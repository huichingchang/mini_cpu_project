==> flow/design.v <==
module alu(
	input wire [7:0] op_a,   
	input wire [7:0] op_b,   
	input wire alu_op,       
	output reg [7:0] result   
);
always @(*) begin
	 case (alu_op)
		1'b0: result = op_a + op_b;   
		1'b1: result = op_a - op_b;   
		default: result = 8'd0;       
	 endcase
end
endmodule
module control_unit (
	input wire clk,
	input wire rst_n,
	input wire [7:0] instr,   
	output reg we_a,         
	output reg we_b,         
	output reg alu_op,       
	output reg do_alu,       
	output reg do_store,     
	output reg [3:0] next_pc   
);
localparam IDLE = 2'd0;
localparam FETCH = 2'd1;
localparam DECODE = 2'd2;
localparam EXECUTE = 2'd3;
reg [1:0] state, next_state;
always @(posedge clk or negedge rst_n) begin
	if (!rst_n)
		state <= IDLE;
	else
		state <= next_state;
end
always @ (*) begin
	case (state)
		IDLE: next_state = FETCH;
		FETCH: next_state = DECODE;
		DECODE: next_state = EXECUTE;
		EXECUTE: next_state = FETCH;
		default: next_state = IDLE;
	endcase
end
always @ (posedge clk or negedge rst_n) begin
	if (!rst_n) begin
		we_a <= 0;
		we_b <= 0;
		alu_op <= 0;
		do_alu <= 0;
		do_store <= 0;
		next_pc <= 4'd0;
	end else begin
		case  (state)
			FETCH: begin
				next_pc <= next_pc + 1;
				we_a <= 0;
				we_b <= 0;
				do_alu <= 0;
				do_store <= 0;
			end
			DECODE: begin
				we_a <= 0;
				we_b <= 0;
				alu_op <= 0;
				do_alu <= 0;
				do_store <= 0;
				if (instr[7:4] == 4'b0001) begin
					we_a <= 1;   
				end else if (instr[7:4] == 4'b0010) begin
					we_b <= 1;   
				end else if (instr[7:4] == 4'b0100) begin
					alu_op <= 0;   
					do_alu <= 1;
				end else if (instr[7:4] == 4'b0101) begin
					alu_op <= 1;   
					do_alu <= 1;
				end else if (instr[7:4] == 4'b0110) begin
					do_store <= 1;   
				end
			end
			EXECUTE: begin
				we_a <= 0;
				we_b <= 0;
				do_alu <= 0;
				do_store <= 0;
			end
		endcase
	end
end
endmodule
module cpu_core (
	input wire clk,
	input wire rst_n,
	output wire [7:0] alu_result,
	output wire [7:0] data_result,
	output wire [7:0] reg_a_result,
	output wire [7:0] reg_b_result
);
reg [3:0] pc;
wire [7:0] instr;
wire we_a, we_b, alu_op, do_alu, do_store;
wire [3:0] next_pc;   
wire [7:0] reg_a_data, reg_b_data;
reg [7:0] latched_data_result;   
wire [7:0] op_a, op_b;
wire [7:0] alu_result_internal;   
assign reg_a_result = reg_a_data;
assign reg_b_result = reg_b_data;
assign alu_result = alu_result_internal;
assign data_result = latched_data_result;
always @(posedge clk or negedge rst_n) begin
	if(!rst_n)
		pc <= 4'd0;
	else
		pc <= next_pc;
end
instr_mem u_instr_mem(
	.addr(pc),
	.instr(instr)
);
reg_file u_reg_file (
	.clk(clk),
	.rst_n(rst_n),
	.we_a(we_a),
	.we_b(we_b),
	.data_in(latched_data_result),   
	.data_a(reg_a_data),   
	.data_b(reg_b_data)    
);
alu u_alu(
	.op_a(op_a),
	.op_b(op_b),
	.alu_op(alu_op),
	.result(alu_result_internal)   
);
control_unit u_control_unit(
	.clk(clk),
	.rst_n(rst_n),
	.instr(instr),
	.we_a(we_a),
	.we_b(we_b),
	.alu_op(alu_op),
	.do_alu(do_alu),
	.do_store(do_store),
	.next_pc(next_pc)
);
assign op_a = reg_a_data;
assign op_b = reg_b_data;
always @(posedge clk or negedge rst_n) begin
	if (!rst_n)
		latched_data_result  <= 8'd0;
	else
		latched_data_result <= (do_alu) ? alu_result_internal : {4'd0, instr[3:0]};
end
endmodule
module instr_mem (
	input wire [3:0] addr,   
	output reg [7:0] instr   
);
always @ (*) begin
	case (addr)
		4'd0: instr = 8'b00010001;   
		4'd1: instr = 8'b00100010;   
		4'd2: instr = 8'b01000000;   
		4'd3: instr = 8'b01100000;   
		default: instr = 8'b00000000;   
	endcase
end
endmodule
module reg_file(
	input wire clk,   
	input wire rst_n,   
	input wire we_a,    
	input wire we_b,    
	input wire [7:0] data_in,   
	output reg [7:0] data_a,    
	output reg [7:0] data_b     
);
always @ (posedge clk or negedge rst_n) begin
	if (!rst_n) begin
		data_a <= 8'd0;
		data_b <= 8'd0;
	end else begin
		if (we_a)
			data_a <= data_in;
		if (we_b)
			data_b <= data_in;
		end
end
endmodule
# == Tool chain data of cpu_core ==
# What the tools print for cpu_core, step after step.
# Lines are those of the file above, counted from 1.
# Operators: Yosys type, input widths -> output width; for muxes data width and select width s.
# Library cell names are shortened.
# Not given: -
# inputs
design,cpu_core
clock_port,clk
lib,sky130hd
corner,tt_025C_1v80

# == Elaborated design ==
# Yosys after proc, flatten, opt, wreduce and memory -nomap, before mapping. Memory bits, and registers merged into a memory's read port (data or address), are not among the register bits. Print and check cells are not counted. Equal cells are merged and count once.
# word_totals
ff_bits,38
input_bits,2
word_cells,46
# op_classes
add_sub_neg,3
n_eq,10
muxes,17
bitwise,1
reduce_logical,5
# op_table
operator,n
$pmux 7 s4,1
$pmux 8 s2,1
$mux 1,10
$eq 4x2->1 const B,2
$add 8x8->8,1
$sub 8x8->8,1
$mux 8,1
$eq 3x3->1 const B,2
$pmux 2 s3,1
$pmux 1 s2,3
$eq 2x2->1 const B,2
$reduce_or 2->1,2
$add 4x1->4 const B,1
$eq 4x1->1 const B,1
$logic_not 4->1,1
$eq 3x1->1 const B,1
$eq 3x2->1 const B,1
$eq 2x1->1 const B,1
$logic_not 2->1,1
$reduce_bool 2->1,1
$not 1->1,1

# == Depth ==
# Longest topological path by Yosys (ltp), each cell counted once; first at word level (registers and memories cut), then after technology mapping (sequential cells cut; the memories' decode and read muxes count).
# depth
word_depth,8
ABC_AREA,0
depth_mapped,10

# == Mapped cells and area ==
# Source: synth_stat.txt of the flow (Yosys; design flattened, memories mapped). It holds for the ABC_AREA given above (unset counts as 0); a run with the other value may have another netlist.
# The area totals of this step are shown rounded.
# by_type
cell,n,area_total_um2
dfrtp_1,39,975.936
ha_1,9,112.608
mux2_1,9,101.347
xnor2_1,11,96.342
inv_1,13,48.797
nand2_1,10,37.536
nor3_1,7,35.034
and2_1,5,31.28
mux2i_1,3,30.029
nor2_1,8,30.029
o21ai_0,6,30.029
dfstp_2,1,26.275
mux2_2,2,22.522
o21a_1,3,22.522
a21oi_1,4,20.019
fa_1,1,20.019
o21ai_1,4,20.019
a31oi_1,3,18.768
# Other cell types: 20; their cells: 28.
# mapped
mapped_cells,166
yosys_area_um2,1880
ffs,40
n_buf,5
# By module: a second synthesis without flattening, with its own total; a netlist apart from the flattened one above.
# hier_totals
hier_cells,160
area_unflattened_um2,2110
# Each row is one instance without its submodules.
# by_module
mod,instances,cells,mod_area_um2,seq_area_um2
reg_file,1,34,663,400
control_unit,1,35,502,327
alu,1,61,467,0.0
cpu_core,1,21,402,300
instr_mem,1,9,76.3,0.0

# == Timing after synthesis ==
# OpenSTA on the mapped netlist: ideal clock, no wires. The path of least setup slack (recovery checks aside). Input and output delay are each 20% of the period. Register names are those of the netlist, which keeps one name where synthesis merged equal registers.
# synth_timing
kind,register -> output
start,register u_reg_file.data_b[0]
end,output alu_result[5]
period_ns,3.69
t_first_pin_ns,0.000
arrival_time_ns,2.049
setup_slack_ns,0.903
path_delay_ns,2.049
path_stages,11
synth_period_reached_ns,2.787
# "path_delay_ns" is the arrival time less input delay plus setup time.
# At an output port there is no setup time.
# "path_stages": output pins that drive a net of the path, with the launching flip-flop's if there is one; two outputs of one cell count as two.
# "synth_period_reached_ns" = period - worst setup slack (recovery checks aside). The figure is calculated, with input and output delays left at 20% of the set period.
# Between the ends stands the longest chain of elaborated cells between them, by number of cells; it is not shown to be the way that was timed. Of several equally long chains one is given.
# Each line given opens the expression or statement behind the cell; cells for indexed reads and writes are added by Yosys, which also makes memories of some case tables.
# synth_via
path_cell_list,dfrtp_1 > inv_1 > ha_1 > mux2_1 > inv_1 > ha_1 > nand2b_4 > a21oi_1 > o21a_1 > nor2_1 > xnor2_1
elab_chain_cells,2
# synth_rtl
element,line_no,text
from (decl),179,output reg [7:0] data_b
from (assign),184,data_b <= 8'd0;
from (assign),189,data_b <= data_in;
$sub 8x8->8,10,1'b1: result = op_a - op_b;
$pmux 8 s2,8,case (alu_op)
to (decl),96,"output wire [7:0] alu_result,"

# == Worst path after layout ==
# From the final timing report of flow run A: the path of least setup slack in the routed layout; clock arrival at registers is part of the times.
# layout_timing
kind,register -> output
start,register u_reg_file.data_b[3]
end,output alu_result[6]
period_ns,2.22
t_first_pin_ns,0.33
arrival_time_ns,2.69
setup_slack_ns,-0.91
path_stages,10
# Between the ends stands the longest chain of elaborated cells between them, by number of cells; it is not shown to be the way that was timed. Of several equally long chains one is given.
# layout_via
path_cell_list,dfrtp_2 > nor3_1 > a31oi_1 > xnor2_1 > ha_1 > inv_1 > and3_1 > a211oi_1 > o211ai_1 > buf_2
elab_chain_cells,2
# layout_rtl
element,line_no,text
from (decl),179,output reg [7:0] data_b
from (assign),184,data_b <= 8'd0;
from (assign),189,data_b <= data_in;
$sub 8x8->8,10,1'b1: result = op_a - op_b;
$pmux 8 s2,8,case (alu_op)
to (decl),96,"output wire [7:0] alu_result,"

# Flow measurements of cpu_core on sky130hd: 2 stored runs with different settings, listed in no order. Input and output delays are each 20% of the period that was set; the output load is 0.01 pF.
# "timing.worst_path_ns" is the time allowed to the run's worst setup path (the clock period less input and output delay, where it has them) less its slack. Clock arrival times count: a late capture clock shortens it, a late launch clock lengthens it.
# "power.total_w" is the tool's figure for a default switching activity; nothing was simulated.
# Measured values are rounded.
# Among the settings, - means not set for that run.
name,flow run A,flow run B
period_ns,2.22,1.78
CORE_UTILIZATION,33,35
SETUP_SLACK_MARGIN,-0.15,-
PLACE_DENSITY_LB_ADDON,0.25,0.08
CELL_PAD_IN_SITES_DETAIL_PLACEMENT,2,1
TNS_END_PERCENT,15,45
CTS_CLUSTER_SIZE,43,45
CAP_MARGIN,20,20
CORE_MARGIN,2,10
SLEW_MARGIN,20,20
CELL_PAD_IN_SITES_GLOBAL_PLACEMENT,-,1
ABC_AREA,-,0
CTS_CLUSTER_DIAMETER,-,223
post_synth_area_um2,1880,1880
layout_stdcell_area_um2,2800,2790
final_util_pct,50.9,54.3
power.total_w,0.00217,0.00253
worst_setup_slack_ns,-0.910,-0.998
timing.worst_path_ns,2.69,2.42
critical_path_type,register -> output,register -> output
total_die_area_um2,6310,8700
